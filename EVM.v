==> flow/design.v <==
`timescale 1ns / 1ps
module evm(buttons,clock,reset,mode,winning_led,seven_seg);
    input[3:0] buttons;
    input clock,reset,mode;
    output reg [3:0] winning_led;
    output [6:0] seven_seg;
    wire [3:0] valid_vote;
    wire [7:0] vote_count_c1;
    wire [7:0] vote_count_c2;
    wire [7:0] vote_count_c3;
    wire [7:0] vote_count_c4;
    wire [7:0] winning_votes;
    button_control b1(
        .button(buttons[0]),
        .clock(clock),
        .reset(reset),
        .mode(mode),
        .vote(valid_vote[0])
    );
    button_control b2(
        .button(buttons[1]),
        .clock(clock),
        .reset(reset),
        .mode(mode),
        .vote(valid_vote[1])
    );
    button_control b3(
        .button(buttons[2]),
        .clock(clock),
        .reset(reset),
        .mode(mode),
        .vote(valid_vote[2])
    );
    button_control b4(
        .button(buttons[3]),
        .clock(clock),
        .reset(reset),
        .mode(mode),
        .vote(valid_vote[3])
    );
    vote_logger vl(clock,reset,valid_vote,vote_count_c1,vote_count_c2,vote_count_c3,vote_count_c4);
    find_winning_vote fwv(
        .clock(clock),
        .reset(reset),
        .vote_count_c1(vote_count_c1),
        .vote_count_c2(vote_count_c2),
        .vote_count_c3(vote_count_c3),
        .vote_count_c4(vote_count_c4),
        .winning_votes(winning_votes),
        .winner(winning_led)
    );
    display_winning_votes dwv(
        .winning_votes(winning_votes),
        .seven_seg(seven_seg)
    );
endmodule
`timescale 1ns / 1ps
module button_control(clock,reset,button,mode,vote);
input clock;
input reset;
input button;
input mode;  
output reg vote;  
reg [31:0] counter;
always @(posedge clock)
begin
    if(reset)
    begin
        counter <= 0;
    end
    else
    begin
        if(button && counter <101)
        begin
            counter <= counter + 1;
        end
        else if(!button)
        begin
            counter = 0;
        end
    end
end
always @(posedge clock)
begin
    if(reset)
    begin
        vote <= 0;
    end
    else
    begin
        if(counter == 100 && !mode)
        begin
            vote <= 1;
        end
        else
        begin
            vote <= 0;
        end
    end
end
endmodule
`timescale 1ns / 1ps
module display_winning_votes(winning_votes,seven_seg);
input [7:0] winning_votes;
output reg [6:0] seven_seg;
always@ (winning_votes)
begin
case (winning_votes)
    0: seven_seg = 7'b0000001;
    1: seven_seg = 7'b1001111;
    2: seven_seg = 7'b0010010;
    3: seven_seg = 7'b0000111;
    4: seven_seg = 7'b1101101;
    5: seven_seg = 7'b0100110;
    6: seven_seg = 7'b0100000;
    7: seven_seg = 7'b0001111;
    8: seven_seg = 7'b0000000;
    9: seven_seg = 7'b0000100;
    default: seven_seg = 7'b1111111;
endcase
end
endmodule
`timescale 1ns / 1ps
module find_winning_vote(clock,reset,vote_count_c1,vote_count_c2,vote_count_c3,vote_count_c4,winner,winning_votes);
input clock,reset;
input [7:0] vote_count_c1,vote_count_c2,vote_count_c3,vote_count_c4;
output reg [7:0] winning_votes;
output reg [3:0] winner;
always@(posedge clock)
begin
    if(reset)
    begin
        winner <= 0;
        winning_votes <= 0;
    end
    else
    begin
        if(vote_count_c1>=vote_count_c2 && vote_count_c1>=vote_count_c3 && vote_count_c1>=vote_count_c4)
        begin
            winner <= 4'b0001;
            winning_votes <= vote_count_c1;
        end
        else if(vote_count_c2>=vote_count_c1 && vote_count_c2>=vote_count_c3 && vote_count_c2>=vote_count_c4)
        begin
            winner <= 4'b0010;
            winning_votes <= vote_count_c2;
        end
        else if(vote_count_c3>=vote_count_c1 && vote_count_c3>=vote_count_c2 && vote_count_c3>=vote_count_c4)
        begin
            winner <= 4'b0100;
            winning_votes <= vote_count_c3;
        end
        else if(vote_count_c4>=vote_count_c1 && vote_count_c4>=vote_count_c2 && vote_count_c4>=vote_count_c3)
        begin
            winner <= 4'b1000;
            winning_votes <= vote_count_c4;
        end
        else
        begin
            winner <= 0;
            winning_votes <= 0;
        end
    end
end
endmodule
`timescale 1ns / 1ps
module vote_logger(clock,reset,valid_vote,vote_count_c1,vote_count_c2,vote_count_c3,vote_count_c4);
input clock,reset;
input [3:0] valid_vote;
output reg [7:0] vote_count_c1,vote_count_c2,vote_count_c3,vote_count_c4;
always @(posedge clock)
begin
    if(reset)
    begin
        vote_count_c1 <= 0;
        vote_count_c2 <= 0;
        vote_count_c3 <= 0;
        vote_count_c4 <= 0;
    end
    else
    begin
        if(valid_vote[0])
        begin
            vote_count_c1 <= vote_count_c1 + 1;
        end
        if(valid_vote[1])
        begin
            vote_count_c2 <= vote_count_c2 + 1;
        end
        if(valid_vote[2])
        begin
            vote_count_c3 <= vote_count_c3 + 1;
        end
        if(valid_vote[3])
        begin
            vote_count_c4 <= vote_count_c4 + 1;
        end
    end
end
endmodule
[Reports on evm]
The steps from the RTL of evm to its reports follow in flow order.
Lines are those of the file above, counted from 1.
Not given: --
Set-up
  top module: evm
  clock port: clock
  library: sky130hd
  timing corner: tt_025C_1v80

[After elaboration]
Source: Yosys, flattened and elaborated, memories not mapped. Widths are those after wreduce. Print and check cells do not count. Equal cells are merged and count once.
Yosys's memory passes give these memory sizes; they may raise the number of words (mostly to a power of two), join words into wider ones and drop unused or constant bits.
Bit counts
  flip-flop bits (word level): 176
  memory bits (read-only): 112
  word-level cells: 93
  output and inout port bits: 11
  memory cells: 1
  clocked read ports x word width: 7
  input bits: 7
Memory list
  (name not given): words 16, width 7, rd ports 1, write ports 0, RTL line 108  | case (winning_votes)
Operators by class
  equality and inequality tests: 8
  reductions and logical operators: 21
  $lt $le $gt $ge: 16
  $add $sub $neg: 8
  muxes and demuxes: 22
Operators with widths (number)
  2-to-1 mux 32 bit: 8
  adder 32 x 1 -> 32 bit (second input constant): 4
  < comparator 32 x 7 -> 1 bit (second input constant): 4
  == test 32 x 7 -> 1 bit (second input constant): 4
  >= comparator 8 bit: 12
  adder 8 x 1 -> 8 bit (second input constant): 4
  2-to-1 mux 8 bit: 4
  logical AND 1 bit: 16
  != test 2 x 1 -> 1 bit (second input constant): 4
  2-to-1 mux 4 bit: 2
  2-to-1 mux 7 bit: 1
  2-to-1 mux 1 bit: 5
  zero test 4 bit: 1
  OR reduction 4 bit: 1
  OR reduction 3 bit: 1
  2-to-1 mux 3 bit: 1
  OR reduction 2 bit: 1
  2-to-1 mux 2 bit: 1
  zero test 1 bit: 1

[Logic depth]
Yosys ltp: most cells in a row. Word level: on the elaborated netlist, between registers, memories and ports. Mapped: between sequential cells and ports; inverters and the memories' decode and read muxes count.
Logic depth
  depth in word-level cells: 8
  ABC_AREA: 1
  depth in mapped cells: 22
  mapped depth without buffers: 21

[After synthesis]
Source: synth_stat.txt of the flow (Yosys; design flattened, memories mapped). It holds for the ABC_AREA given above (unset counts as 0); a run with the other value may have another netlist.
Mapped netlist
  buffers: 13
  flip-flop cells: 179
  chip area (Yosys): 8100.3 µm²
  sequential part of the area: 3583.4 µm²
  cell count: 1050
Cell types (number)
  sky130_fd_sc_hd__dfxtp_1: 179
  sky130_fd_sc_hd__ha_1: 66
  sky130_fd_sc_hd__nor2_1: 203
  sky130_fd_sc_hd__inv_1: 189
  sky130_fd_sc_hd__nand2_1: 132
  sky130_fd_sc_hd__a21oi_1: 60
  sky130_fd_sc_hd__nand3_1: 34
  sky130_fd_sc_hd__nor3_1: 33
  sky130_fd_sc_hd__o21ai_0: 33
  sky130_fd_sc_hd__nand4_1: 24
  sky130_fd_sc_hd__nor2_4: 7
  sky130_fd_sc_hd__nand2_4: 6
  sky130_fd_sc_hd__nand3_4: 3
  sky130_fd_sc_hd__a21oi_4: 3
  sky130_fd_sc_hd__nor4_1: 7
  sky130_fd_sc_hd__nand2_2: 6
  sky130_fd_sc_hd__nor2_2: 6
  sky130_fd_sc_hd__o221ai_1: 4
Not listed: further types 25, cells in them 55.

[Worst setup path after synthesis]
Source: OpenSTA report_checks on the synthesized netlist (no wires, ideal clock, input and output delay 20% of the period each), path of least setup slack; recovery checks are left aside. Register names are those of the netlist, which keeps one name where synthesis merged equal registers.
Path after synthesis
  path kind: reg2reg
  from: reg vl.vote_count_c3[5]
  to: reg (no name shown)
  path slack: 2158 ps
  launch time at the first pin: 0 ps
  required time: 4467 ps
  clock period: 4580 ps
  driving pins on the path: 19
  path delay: 2422 ps
  arrival time: 2309 ps
  buffers on the path: 1
  synthesis period reached: 2422 ps
"path delay" = arrival - input delay + setup time.
"driving pins on the path" counts driving pins, that of a launching flip-flop among them; a cell with two outputs on the path counts twice.
"synthesis period reached" is the clock period less the worst setup slack; recovery checks do not enter. This is arithmetic on one report: input and output delays are still those of the set period (20% each).
On the way, after synthesis
  path through: sky130_fd_sc_hd__dfxtp_1 > sky130_fd_sc_hd__inv_1 > sky130_fd_sc_hd__ha_1 > sky130_fd_sc_hd__a21oi_1 > sky130_fd_sc_hd__nor2_1 > sky130_fd_sc_hd__nor2_2 > sky130_fd_sc_hd__nand2_2 > sky130_fd_sc_hd__nand2_2 > sky130_fd_sc_hd__nand3_4 > sky130_fd_sc_hd__buf_8 > sky130_fd_sc_hd__nand3_1 > sky130_fd_sc_hd__nand2_1 > sky130_fd_sc_hd__a21oi_4 > sky130_fd_sc_hd__inv_1 > sky130_fd_sc_hd__ha_1 > sky130_fd_sc_hd__nand2_2 > sky130_fd_sc_hd__nand2_1 > sky130_fd_sc_hd__nand2_1 > sky130_fd_sc_hd__nand2_1
RTL lines, path after synthesis
  from (decl): RTL line 170  | output reg [7:0] vote_count_c1,vote_count_c2,vote_count_c3,vote_count_c4;
  from (assign): RTL line 177  | vote_count_c3 <= 0;
  from (assign): RTL line 192  | vote_count_c3 <= vote_count_c3 + 1;
No chain of elaborated cells between the ends is given.

[Path in the finished layout]
Path of least setup slack in the final report of record 1 (OpenROAD, finished layout, wires in). Where an end is a register, its clock arrival counts in the times.
The path's times are printed in steps of 10 ps; the period is the one set.
Path after layout
  path kind: reg2reg
  from: reg vl.vote_count_c1[3]
  to: reg (no name shown)
  required time: 3030 ps
  clock period: 2690 ps
  arrival time: 2880 ps
  path slack: 150 ps
  buffers on the path: 0
  driving pins on the path: 20
  launch time at the first pin: 450 ps
On the way, after layout
  path through: sky130_fd_sc_hd__dfxtp_4 > sky130_fd_sc_hd__inv_4 > sky130_fd_sc_hd__ha_1 > sky130_fd_sc_hd__nand2_1 > sky130_fd_sc_hd__inv_1 > sky130_fd_sc_hd__o21ai_1 > sky130_fd_sc_hd__nand2_1 > sky130_fd_sc_hd__nand2_1 > sky130_fd_sc_hd__nand3_2 > sky130_fd_sc_hd__nand2_4 > sky130_fd_sc_hd__nor2_8 > sky130_fd_sc_hd__nor2_2 > sky130_fd_sc_hd__nand2_1 > sky130_fd_sc_hd__a21oi_4 > sky130_fd_sc_hd__inv_1 > sky130_fd_sc_hd__ha_1 > sky130_fd_sc_hd__nand2_2 > sky130_fd_sc_hd__nand2_1 > sky130_fd_sc_hd__nand2_1 > sky130_fd_sc_hd__nand2_1
RTL lines, path after layout
  from (decl): RTL line 170  | output reg [7:0] vote_count_c1,vote_count_c2,vote_count_c3,vote_count_c4;
  from (assign): RTL line 175  | vote_count_c1 <= 0;
  from (assign): RTL line 184  | vote_count_c1 <= vote_count_c1 + 1;
No chain of elaborated cells between the ends is given.

Hand-over note for evm

Measured data: module evm, platform sky130hd, 2 stored runs of the flow under differing settings, order arbitrary. Input and output delays are each 20% of the period that was set; the output load is 0.01 pF.
"achieved clock period" means the clock period less the worst setup slack. The figure is calculated, with input and output delays left at 20% of the set period.
"worst setup path time" = time allowed to the worst setup path (clock period - input delay - output delay, where it has them) - its slack; a late launch clock adds to it, a late capture clock takes from it.
By "power" is meant OpenSTA's value without simulated activity: inputs other than the clock are taken to toggle once in ten clock periods, and the tool carries that through the logic.
"worst setup path time" is given in steps of 10 ps.
[record 1] settings: period_ns=2.69, CORE_UTILIZATION=20, CORE_ASPECT_RATIO=0.57, ABC_AREA=1, GPL_TIMING_DRIVEN=1, GPL_ROUTABILITY_DRIVEN=0, CTS_CLUSTER_SIZE=95, CTS_CLUSTER_DIAMETER=106, CAP_MARGIN=30, SLEW_MARGIN=15, MAX_ROUTING_LAYER=met5, CORE_MARGIN=2
[record 1] result: chip area after synthesis (Yosys) 8100.3 µm², die area 42191.1 µm², standard-cell area of the final layout 9863.2 µm², utilization 24.8 %, worst setup slack after layout 150 ps, total negative slack 0 ps, worst hold slack 425 ps, power 5151 µW, achieved clock period 2540 ps, worst setup path time 2540 ps, worst setup path kind reg2reg
[record 2] settings: period_ns=5.27, CAP_MARGIN=20, CORE_MARGIN=2, CORE_UTILIZATION=40, SLEW_MARGIN=20
[record 2] result: chip area after synthesis (Yosys) 7775.0 µm², die area 20569.3 µm², standard-cell area of the final layout 8817.2 µm², utilization 46.7 %, worst setup slack after layout 1666 ps, total negative slack 0 ps, worst hold slack 452 ps, power 2661 µW, achieved clock period 3604 ps, worst setup path time 3600 ps, worst setup path kind reg2reg

End of note.
